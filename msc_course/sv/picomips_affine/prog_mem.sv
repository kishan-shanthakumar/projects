==> flow/design.v <==
module prog_mem (input logic [4:0] addr,
					input logic clock, rst,
					output logic [13:0] inp);
logic [15:0] mem_rom [0:16385];
always_comb
begin
	inp = mem_rom[addr];
end
always @(negedge rst)
begin
	if(!rst)
	begin
		mem_rom[0] <= 14'b01001100000001; 
		mem_rom[1] <= 14'b01010000000001; 
		mem_rom[2] <= 14'b00011010100001; 
		mem_rom[3] <= 14'b00100000000000; 
		mem_rom[4] <= 14'b00101000000000; 
		mem_rom[5] <= 14'b00110100001101; 
		mem_rom[6] <= 14'b00111101010101; 
		mem_rom[7] <= 14'b00111111110111; 
		mem_rom[8] <= 14'b00111111011111; 
		mem_rom[9] <= 14'b11001100000001; 
		mem_rom[10] <= 14'b01010100000001; 
		mem_rom[11] <= 14'b11011101100001; 
		mem_rom[12] <= 14'b00001100001101; 
		mem_rom[13] <= 14'b00010101010101; 
		mem_rom[14] <= 14'b00110010001111; 
		mem_rom[15] <= 14'b00110011110111;
		mem_rom[16] <= 14'b00111000000010;
		mem_rom[17] <= 14'b00110000000010;
		mem_rom[18] <= 14'b00000000000011;
	end
end
endmodule
### From RTL to reports: prog_mem

What the tools print for prog_mem, step after step.
Line numbers count from 1 in the design file above.
Library cell names are shortened.
The mark -- stands for no value.

| set-up | value |
|---|---|
| top | prog_mem |
| clock input | rst |
| cell library | sky130hd |
| corner | tt_025C_1v80 |

### Word-level counts

Source: Yosys, flattened and elaborated. Widths are those after wreduce; folded enables and synchronous resets count as part of the registers. Registers that Yosys merges into a memory's read port (data or address) are not register bits. Print and check cells do not count. Equal cells are merged and count once.

| word-level totals | value |
|---|---|
| register bits after elaboration | 0 |
| latch bits | 0 |
| bits in writable memories | 0 |
| ROM bits | 0 |
| clocked read ports x word width | 0 |
| memories | 0 |
| input port bits | 7 |
| output and inout port bits | 14 |
| elaborated cells | 33 |

| operators by class | value |
|---|---|
| add/subtract/negate cells | 0 |
| multipliers | 0 |
| divide/modulo/power cells | 0 |
| magnitude comparators | 0 |
| eq/ne operators | 31 |
| shift operators | 0 |
| muxes and demuxes | 1 |
| bitwise gates (word level) | 0 |
| reduce/logical cells | 1 |

Operators by type and width:

| cell | number |
|---|---|
| case mux 14 bit (select 32 bit) | 1 |
| equality test 5 bit (second input constant) | 16 |
| equality test 5 x 4 -> 1 bit (second input constant) | 8 |
| equality test 5 x 3 -> 1 bit (second input constant) | 4 |
| equality test 5 x 2 -> 1 bit (second input constant) | 2 |
| equality test 5 x 1 -> 1 bit (second input constant) | 1 |
| zero test 5 bit | 1 |

### Depth

Yosys ltp: most cells in a row. Word level: on the elaborated netlist, between registers, memories and ports. Mapped: between sequential cells and ports; inverters and the memories' decode and read muxes count.

| depth | value |
|---|---|
| word-level depth | 2 |
| ABC_AREA | 0 |
| gate-level depth with buffers | 5 |
| mapped depth without buffers | 3 |

### Synthesis result

Source: synth_stat.txt of the flow (Yosys; design flattened, memories mapped). It holds for the ABC_AREA given above (unset counts as 0); a run with the other value may have another netlist.

Cell types:

| type | number | total area (um^2) |
|---|---|---|
| a21oi_1 | 6 | 30.029 |
| buf_2 | 6 | 30.029 |
| o211ai_1 | 4 | 30.029 |
| a31oi_1 | 4 | 25.024 |
| mux2i_1 | 2 | 20.019 |
| o21ai_0 | 4 | 20.019 |
| nand2b_1 | 3 | 18.768 |
| nor2_1 | 5 | 18.768 |
| or3_1 | 3 | 18.768 |
| nor4b_1 | 2 | 17.517 |
| a21boi_0 | 2 | 15.014 |
| nand2_1 | 4 | 15.014 |
| nor2b_1 | 2 | 12.512 |
| mux2_2 | 1 | 11.261 |
| a2bb2oi_1 | 1 | 8.758 |
| o22a_1 | 1 | 8.758 |
| or2_4 | 1 | 8.758 |
| a211oi_1 | 1 | 7.507 |

Not listed: further types 14, cells in them 15.

| mapped netlist | value |
|---|---|
| cell count | 67 |
| mapped area | 405.4 um^2 |
| area of sequential cells | 0.0 um^2 |
| flip-flop cells | 0 |
| buffer cells | 8 |

### Timing after synthesis

Path of least setup slack by OpenSTA after synthesis, without wires, with an ideal clock, recovery checks aside; 20% of the period is set as input and as output delay. Where synthesis merged equal registers, the netlist keeps one of their names.

| path after synthesis | value |
|---|---|
| path kind | input to output |
| start | input port addr[0] |
| end | output port inp[8] |
| clock period | 1.46 ns |
| external input delay | 0.292 ns |
| external output delay | 0.292 ns |
| time at the first pin | 0.292 ns |
| arrival time | 1.164 ns |
| required time | 1.168 ns |
| path slack | 0.004 ns |
| path delay | 0.872 ns |
| stages | 3 |
| buffers on the path | 0 |
| synthesis period reached | 1.456 ns |

"path delay" is the arrival time less input delay plus setup time.
A path that ends at an output port has no setup time.
"stages": output pins that drive a net of the path, with the launching flip-flop's if there is one; two outputs of one cell count as two.
"synthesis period reached" is the clock period less the worst setup slack; recovery checks do not enter. This is arithmetic on one report: input and output delays are still those of the set period (20% each).
The rows between start and end are the longest chain of elaborated cells between them; the timing report does not say that the signal goes this way. Where chains are equally long, one stands for them.
Each line given opens the expression or statement behind the cell; cells for indexed reads and writes are added by Yosys, which also makes memories of some case tables.

| on the way, after synthesis | value |
|---|---|
| cell sequence | or2_4 mux2_2 a211oi_1 |
| cells in the longest elaborated chain | 2 |
| elaborated cells on any way between the ends | 33 |
| source lines of those cells | 1 |
| classes of those cells | eq/ne: 31; mux: 1; reduce/logical: 1 |

RTL lines, path after synthesis:

| what | RTL line | RTL |
|---|---|---|
| from (decl) | 1 | `module prog_mem (input logic [4:0] addr,` |
| equality test 5 bit | 7 | `inp = mem_rom[addr];` |
| case mux 14 bit (select 32 bit) | 7 |  |
| to (decl) | 3 | `output logic [13:0] inp);` |

### Timing after layout

From the final timing report of run 2: the path of least setup slack in the routed layout; clock arrival at registers is part of the times.

| path post-layout | value |
|---|---|
| path kind | input to output |
| start | input port addr[0] |
| end | output port inp[12] |
| clock period | 1.74 ns |
| external input delay | 0.35 ns |
| external output delay | 0.35 ns |
| time at the first pin | 0.35 ns |
| arrival time | 1.31 ns |
| required time | 1.39 ns |
| path slack | 0.08 ns |
| stages | 7 |
| buffers on the path | 4 |

The rows between start and end are the longest chain of elaborated cells between them; the timing report does not say that the signal goes this way. Where chains are equally long, one stands for them.

| on the way, post-layout | value |
|---|---|
| cell sequence | buf_6 buf_8 nor3b_4 buf_6 nor2_2 o22a_1 buf_2 |
| cells in the longest elaborated chain | 2 |
| elaborated cells on any way between the ends | 33 |
| source lines of those cells | 1 |
| classes of those cells | eq/ne: 31; mux: 1; reduce/logical: 1 |

RTL lines, path post-layout:

| what | RTL line | RTL |
|---|---|---|
| from (decl) | 1 | `module prog_mem (input logic [4:0] addr,` |
| equality test 5 bit | 7 | `inp = mem_rom[addr];` |
| case mux 14 bit (select 32 bit) | 7 |  |
| to (decl) | 3 | `output logic [13:0] inp);` |

FLOW RESULTS
============

Measured data: module prog_mem, platform sky130hd, 2 stored runs of the flow under differing settings, order arbitrary. Input and output delays are each 20% of the period that was set; the output load is 0.01 pF.
"period reached" means the clock period less the worst setup slack. The figure is calculated, with input and output delays left at 20% of the set period.
"time on the worst setup path" is the time allowed to the run's worst setup path (the clock period less input and output delay, where it has them) less its slack. Clock arrival times count: a late capture clock shortens it, a late launch clock lengthens it.
"total power after layout" rests on the timing tool's default activity at the inputs, not on a simulated workload.

#### Run 1

| setting | value |
|---|---|
| period_ns | `1.47` |
| SETUP_SLACK_MARGIN | `0.13` |
| CAP_MARGIN | `20` |
| CORE_MARGIN | `2` |
| CORE_UTILIZATION | `40` |
| SLEW_MARGIN | `20` |

No final report: clock tree synthesis broke off with DPL-0033.

#### Run 2

| setting | value |
|---|---|
| period_ns | `1.74` |
| CORE_UTILIZATION | `31` |
| SETUP_SLACK_MARGIN | `0.41` |
| PLACE_DENSITY_LB_ADDON | `0.03` |
| HOLD_SLACK_MARGIN | `0.08` |
| GPL_ROUTABILITY_DRIVEN | `1` |
| CTS_CLUSTER_SIZE | `94` |
| SLEW_MARGIN | `30` |
| MIN_ROUTING_LAYER | `met2` |
| MAX_ROUTING_LAYER | `met5` |
| CAP_MARGIN | `20` |
| CORE_MARGIN | `2` |

| result | value |
|---|---|
| area of the synthesized netlist | 405.4 um^2 |
| area of the die | 1,612.8 um^2 |
| std-cell area (final layout) | 940.9 um^2 |
| utilization after routing | 75.1 % |
| worst setup slack after layout | 0.078 ns |
| setup TNS | 0.000 ns |
| post-route worst hold slack | 1.081 ns |
| total power after layout | 0.2498 mW |
| period reached | 1.662 ns |
| time on the worst setup path | 0.97 ns |
| type of the worst setup path | input to output |
